==> flow/design.v <==
module spi_slaver(
    input           clk,
    input           rst,
    input           cs,
    input           sck,
    input           MOSI,
    output reg      MISO,
    output reg[7:0] rxd_out,
    input [7:0]     txd_data,
    output          rxd_flag
);
reg [2:0] sck_sync;
reg [2:0] cs_sync;
wire sck_rising, sck_falling;
wire cs_active;
always @(posedge clk or negedge rst) begin
    if (!rst) begin
        sck_sync <= 3'b000;
        cs_sync <= 3'b111;
    end else begin
        sck_sync <= {sck_sync[1:0], sck};
        cs_sync <= {cs_sync[1:0], cs};
    end
end
assign sck_rising = (sck_sync[2:1] == 2'b01);   
assign sck_falling = (sck_sync[2:1] == 2'b10);  
assign cs_active = ~cs_sync[1];   
reg [7:0] rxd_shift;
reg [3:0] bit_count_rx;
reg rxd_done;
always @(posedge clk or negedge rst) begin
    if (!rst) begin
        rxd_shift <= 8'b0;
        bit_count_rx <= 4'd0;
        rxd_done <= 1'b0;
        rxd_out <= 8'b0;
    end else if (!cs_active) begin
        rxd_shift <= 8'b0;
        bit_count_rx <= 4'd0;
        rxd_done <= 1'b0;
    end else if (sck_rising) begin
        rxd_shift <= {rxd_shift[6:0], MOSI};
        bit_count_rx <= bit_count_rx + 4'd1;
        if (bit_count_rx == 4'd7) begin
            rxd_out <= {rxd_shift[6:0], MOSI};
            rxd_done <= 1'b1;
        end else begin
            rxd_done <= 1'b0;
        end
    end else begin
        rxd_done <= 1'b0;
    end
end
reg rxd_done_prev;
always @(posedge clk or negedge rst) begin
    if (!rst) begin
        rxd_done_prev <= 1'b0;
    end else begin
        rxd_done_prev <= rxd_done;
    end
end
assign rxd_flag = rxd_done && !rxd_done_prev;
reg [7:0] txd_shift;
reg [3:0] bit_count_tx;
always @(posedge clk or negedge rst) begin
    if (!rst) begin
        txd_shift <= 8'b0;
        bit_count_tx <= 4'd0;
        MISO <= 1'b0;
    end else if (!cs_active) begin
        txd_shift <= 8'b0;
        bit_count_tx <= 4'd0;
        MISO <= 1'b0;
    end else if (cs_active && bit_count_tx == 0) begin
        txd_shift <= txd_data;
        MISO <= txd_data[7];
        bit_count_tx <= 4'd1;
    end else if (sck_falling) begin
        if (bit_count_tx < 4'd8) begin
            txd_shift <= {txd_shift[6:0], 1'b0};
            MISO <= txd_shift[6];
            bit_count_tx <= bit_count_tx + 4'd1;
        end
    end
end
endmodule
# --- From RTL to reports: spi_slaver ---
# Tool output for the design above, in the order of the flow.
# Lines are those of the file above, counted from 1.
setup:
  top: "spi_slaver"
  clock: "clk"
  lib: "sky130hd"
  corner: "tt_025C_1v80"

# --- Elaborated design ---
# Counts by Yosys on the flattened word-level netlist (proc, flatten, opt, wreduce; memories kept). Register bits leave out memories and registers merged into their read ports (data or address). Print and check cells are left out. Cells with the same type and inputs are merged into one.
classes:
  n_addsub: 2
  multipliers: 0
  n_div: 0
  compare: 1
  equal: 3
  shifts: 0
  mux: 19
  logic: 1
  n_reduce_logical: 9
op_table:
  columns: ["operator", "count"]
  rows:
  - ["two-way mux 7 bit", 6]
  - ["two-way mux 4 bit", 6]
  - ["adder 4 x 1 -> 4 bit (second input constant)", 2]
  - ["two-way mux 1 bit", 7]
  - ["nonzero test 3 bit", 2]
  - ["equality test 4 x 3 -> 1 bit (second input constant)", 1]
  - ["less-than comparator 4 bit (second input constant)", 1]
  - ["zero test 4 bit", 1]
  - ["AND reduction 3 bit", 1]
  - ["logical AND 1 bit", 2]
  - ["equality test 2 x 1 -> 1 bit (second input constant)", 1]
  - ["equality test 2 bit (second input constant)", 1]
  - ["AND reduction 2 bit", 1]
  - ["nonzero test 2 bit", 1]
  - ["inverter 1 bit", 1]
  - ["zero test 1 bit", 1]
bits:
  reg_bits: 38
  latchBits: 0
  mem_bits_rw: 0
  rom_bits: 0
  clocked_rd_ports_x_width: 0
  n_memories: 0
  output_inout_bits: 10
  wordCells: 45

# --- Depth ---
# Longest topological path by Yosys (ltp), each cell counted once; first at word level (registers and memories cut), then after technology mapping (sequential cells cut; the memories' decode and read muxes count).
depth:
  word_depth: 5
  abc_area: 0
  depth_mapped: 6
  ltp_nobuf: 5

# --- Synthesis result ---
# Yosys stat after the flow's synthesis: flattened, memories mapped to cells. It holds for the ABC_AREA given above (unset counts as 0); a run with the other value may have another netlist.
mapped:
  stdcells: 143
  synth_area_um2: 1649.1
  sequential_area_um2: 953.4
  ffs: 38
  buffers: 8
types:
  columns: ["cell", "count", "type_area_um2"]
  rows:
  - ["sky130_fd_sc_hd__dfrtp_1", 36, 900.864]
  - ["sky130_fd_sc_hd__mux2_2", 8, 90.086]
  - ["sky130_fd_sc_hd__nand2_1", 24, 90.086]
  - ["sky130_fd_sc_hd__a211o_1", 7, 61.309]
  - ["sky130_fd_sc_hd__a2bb2oi_1", 7, 61.309]
  - ["sky130_fd_sc_hd__dfstp_2", 2, 52.55]
  - ["sky130_fd_sc_hd__a21oi_1", 10, 50.048]
  - ["sky130_fd_sc_hd__ha_1", 3, 37.536]
  - ["sky130_fd_sc_hd__inv_1", 10, 37.536]
  - ["sky130_fd_sc_hd__buf_2", 6, 30.029]
  - ["sky130_fd_sc_hd__nor3_1", 5, 25.024]
  - ["sky130_fd_sc_hd__nor4b_4", 1, 23.773]
  - ["sky130_fd_sc_hd__nand4_4", 1, 21.27]
  - ["sky130_fd_sc_hd__xnor2_1", 2, 17.517]
  - ["sky130_fd_sc_hd__and4bb_2", 1, 12.512]
  - ["sky130_fd_sc_hd__nor3b_2", 1, 12.512]
  - ["sky130_fd_sc_hd__or3_1", 2, 12.512]
  - ["sky130_fd_sc_hd__buf_6", 1, 11.261]
# Not listed: further types 14, cells in them 16.

# --- Timing after synthesis ---
# OpenSTA on the mapped netlist: ideal clock, no wires. The path of least setup slack (recovery checks aside). Input and output delay are each 20% of the period. Register names are those of the netlist, which keeps one name where synthesis merged equal registers.
synth_path:
  kind: "reg2reg"
  from: "register bit_count_tx[0]"
  to: "register MISO"
  tclk_ps: 1720
  t_first_pin_ps: 0
  arrival_time_ps: 1379
  required_time_ps: 1599
  slack_ps: 221
  delay_ps: 1500
  driving_pins: 7
  n_path_buf: 1
  period_less_setup_slack_ps: 1499
# "delay_ps" = arrival - input delay + setup time.
# "driving_pins": output pins that drive a net of the path, with the launching flip-flop's if there is one; two outputs of one cell count as two.
# "period_less_setup_slack_ps" = period - worst setup slack (recovery checks aside). The figure is calculated, with input and output delays left at 20% of the set period.
# The rows between start and end are the longest chain of elaborated cells between them; the timing report does not say that the signal goes this way. Where chains are equally long, one stands for them.
# A line is the first line of the expression or statement that the cell stems from. Yosys adds cells for indexed reads and writes and turns some case tables into memories.
# At most two assigning lines are given for a register; there are more.
synth_via:
  path_cell_list: "sky130_fd_sc_hd__dfrtp_1 sky130_fd_sc_hd__inv_1 sky130_fd_sc_hd__ha_1 sky130_fd_sc_hd__nor3b_2 sky130_fd_sc_hd__or3_1 sky130_fd_sc_hd__buf_2 sky130_fd_sc_hd__a2bb2oi_1"
  elab_chain_cells: 5
  cone_cells: 10
synth_rtl:
  columns: ["item", "line", "source"]
  rows:
  - ["from (decl)", 64, "reg [3:0] bit_count_tx;"]
  - ["from (assign)", 68, "bit_count_tx <= 4'd0;"]
  - ["from (assign)", 82, "bit_count_tx <= bit_count_tx + 4'd1;"]
  - ["less-than comparator 4 bit", 79, "if (bit_count_tx < 4'd8) begin"]
  - ["two-way mux 1 bit", 79, null]
  - ["two-way mux 1 bit", 78, "end else if (sck_falling) begin"]
  - ["two-way mux 1 bit", 74, "end else if (cs_active && bit_count_tx == 0) begin"]
  - ["two-way mux 1 bit", 70, "end else if (!cs_active) begin"]
  - ["to (assign)", 76, "MISO <= txd_data[7];"]
  - ["to (assign)", 81, "MISO <= txd_shift[6];"]
  - ["to (decl)", 7, "output reg      MISO,"]

# --- Worst path after layout ---
# Path of least setup slack in the final report of record 1 (OpenROAD, finished layout, wires in). Where an end is a register, its clock arrival counts in the times.
# The report prints the path's times to 10 ps; the period is as set.
layout_path:
  kind: "reg2reg"
  from: "register bit_count_tx[1]"
  to: "register txd_shift[6]"
  tclk_ps: 1070
  t_first_pin_ps: 290
  arrival_time_ps: 1560
  required_time_ps: 1250
  slack_ps: -300
  driving_pins: 6
  n_path_buf: 0
# The rows between start and end are the longest chain of elaborated cells between them; the timing report does not say that the signal goes this way. Where chains are equally long, one stands for them.
# At most two assigning lines are given for a register; there are more.
layout_via:
  path_cell_list: "sky130_fd_sc_hd__dfrtp_1 sky130_fd_sc_hd__inv_1 sky130_fd_sc_hd__ha_2 sky130_fd_sc_hd__nor3b_4 sky130_fd_sc_hd__or3_4 sky130_fd_sc_hd__a2bb2oi_1"
  elab_chain_cells: 5
  cone_cells: 10
layout_rtl:
  columns: ["item", "line", "source"]
  rows:
  - ["from (decl)", 64, "reg [3:0] bit_count_tx;"]
  - ["from (assign)", 68, "bit_count_tx <= 4'd0;"]
  - ["from (assign)", 82, "bit_count_tx <= bit_count_tx + 4'd1;"]
  - ["less-than comparator 4 bit", 79, "if (bit_count_tx < 4'd8) begin"]
  - ["two-way mux 7 bit", 79, null]
  - ["two-way mux 7 bit", 78, "end else if (sck_falling) begin"]
  - ["two-way mux 7 bit", 74, "end else if (cs_active && bit_count_tx == 0) begin"]
  - ["two-way mux 7 bit", 70, "end else if (!cs_active) begin"]
  - ["to (assign)", 75, "txd_shift <= txd_data;"]
  - ["to (assign)", 80, "txd_shift <= {txd_shift[6:0], 1'b0};"]

# Below are 2 stored runs of the flow (Yosys, OpenROAD; platform sky130hd) on spi_slaver, each with its settings and what was measured, unordered. Constraints: input delay and output delay 20% of the set period each, output load 0.01 pF.
# "timing.worst_path_ps": the worst setup path's part of the clock period (all of it between registers, 20% less for each end at a port) less its slack. A launch clock that arrives late makes it longer, a capture clock that arrives late makes it shorter.
# "timing.worst_path_ps" is known to 10 ps.
runs:
  - name: "record 1"
    settings:
      period_ns: 1.07
      CAP_MARGIN: 20
      CORE_MARGIN: 2
      CORE_UTILIZATION: 40
      SLEW_MARGIN: 20
    results:
      design.die.area_um2: 4652.6
      stdcell_area_um2: 2412.3
      timing.worst_path_ps: 1370
      worstPathKind: "reg2reg"
      final_setup_ws_ps: -305
      synthArea_um2: 1649.1
      timing.setup.tns_ps: -6919
  - name: "record 2"
    settings:
      period_ns: 1.71
      CORE_UTILIZATION: 17
      SETUP_SLACK_MARGIN: 0.1
      CELL_PAD_IN_SITES_GLOBAL_PLACEMENT: 3
      CELL_PAD_IN_SITES_DETAIL_PLACEMENT: 2
      ABC_AREA: 0
      GPL_ROUTABILITY_DRIVEN: 0
      CTS_CLUSTER_SIZE: 65
      CAP_MARGIN: 20
      SLEW_MARGIN: 10
      MAX_ROUTING_LAYER: "met5"
      CORE_MARGIN: 2
    results:
      design.die.area_um2: 10504.2
      stdcell_area_um2: 2174.6
      timing.worst_path_ps: 1180
      worstPathKind: "reg2out"
      final_setup_ws_ps: 185
      synthArea_um2: 1649.1
      timing.setup.tns_ps: 0
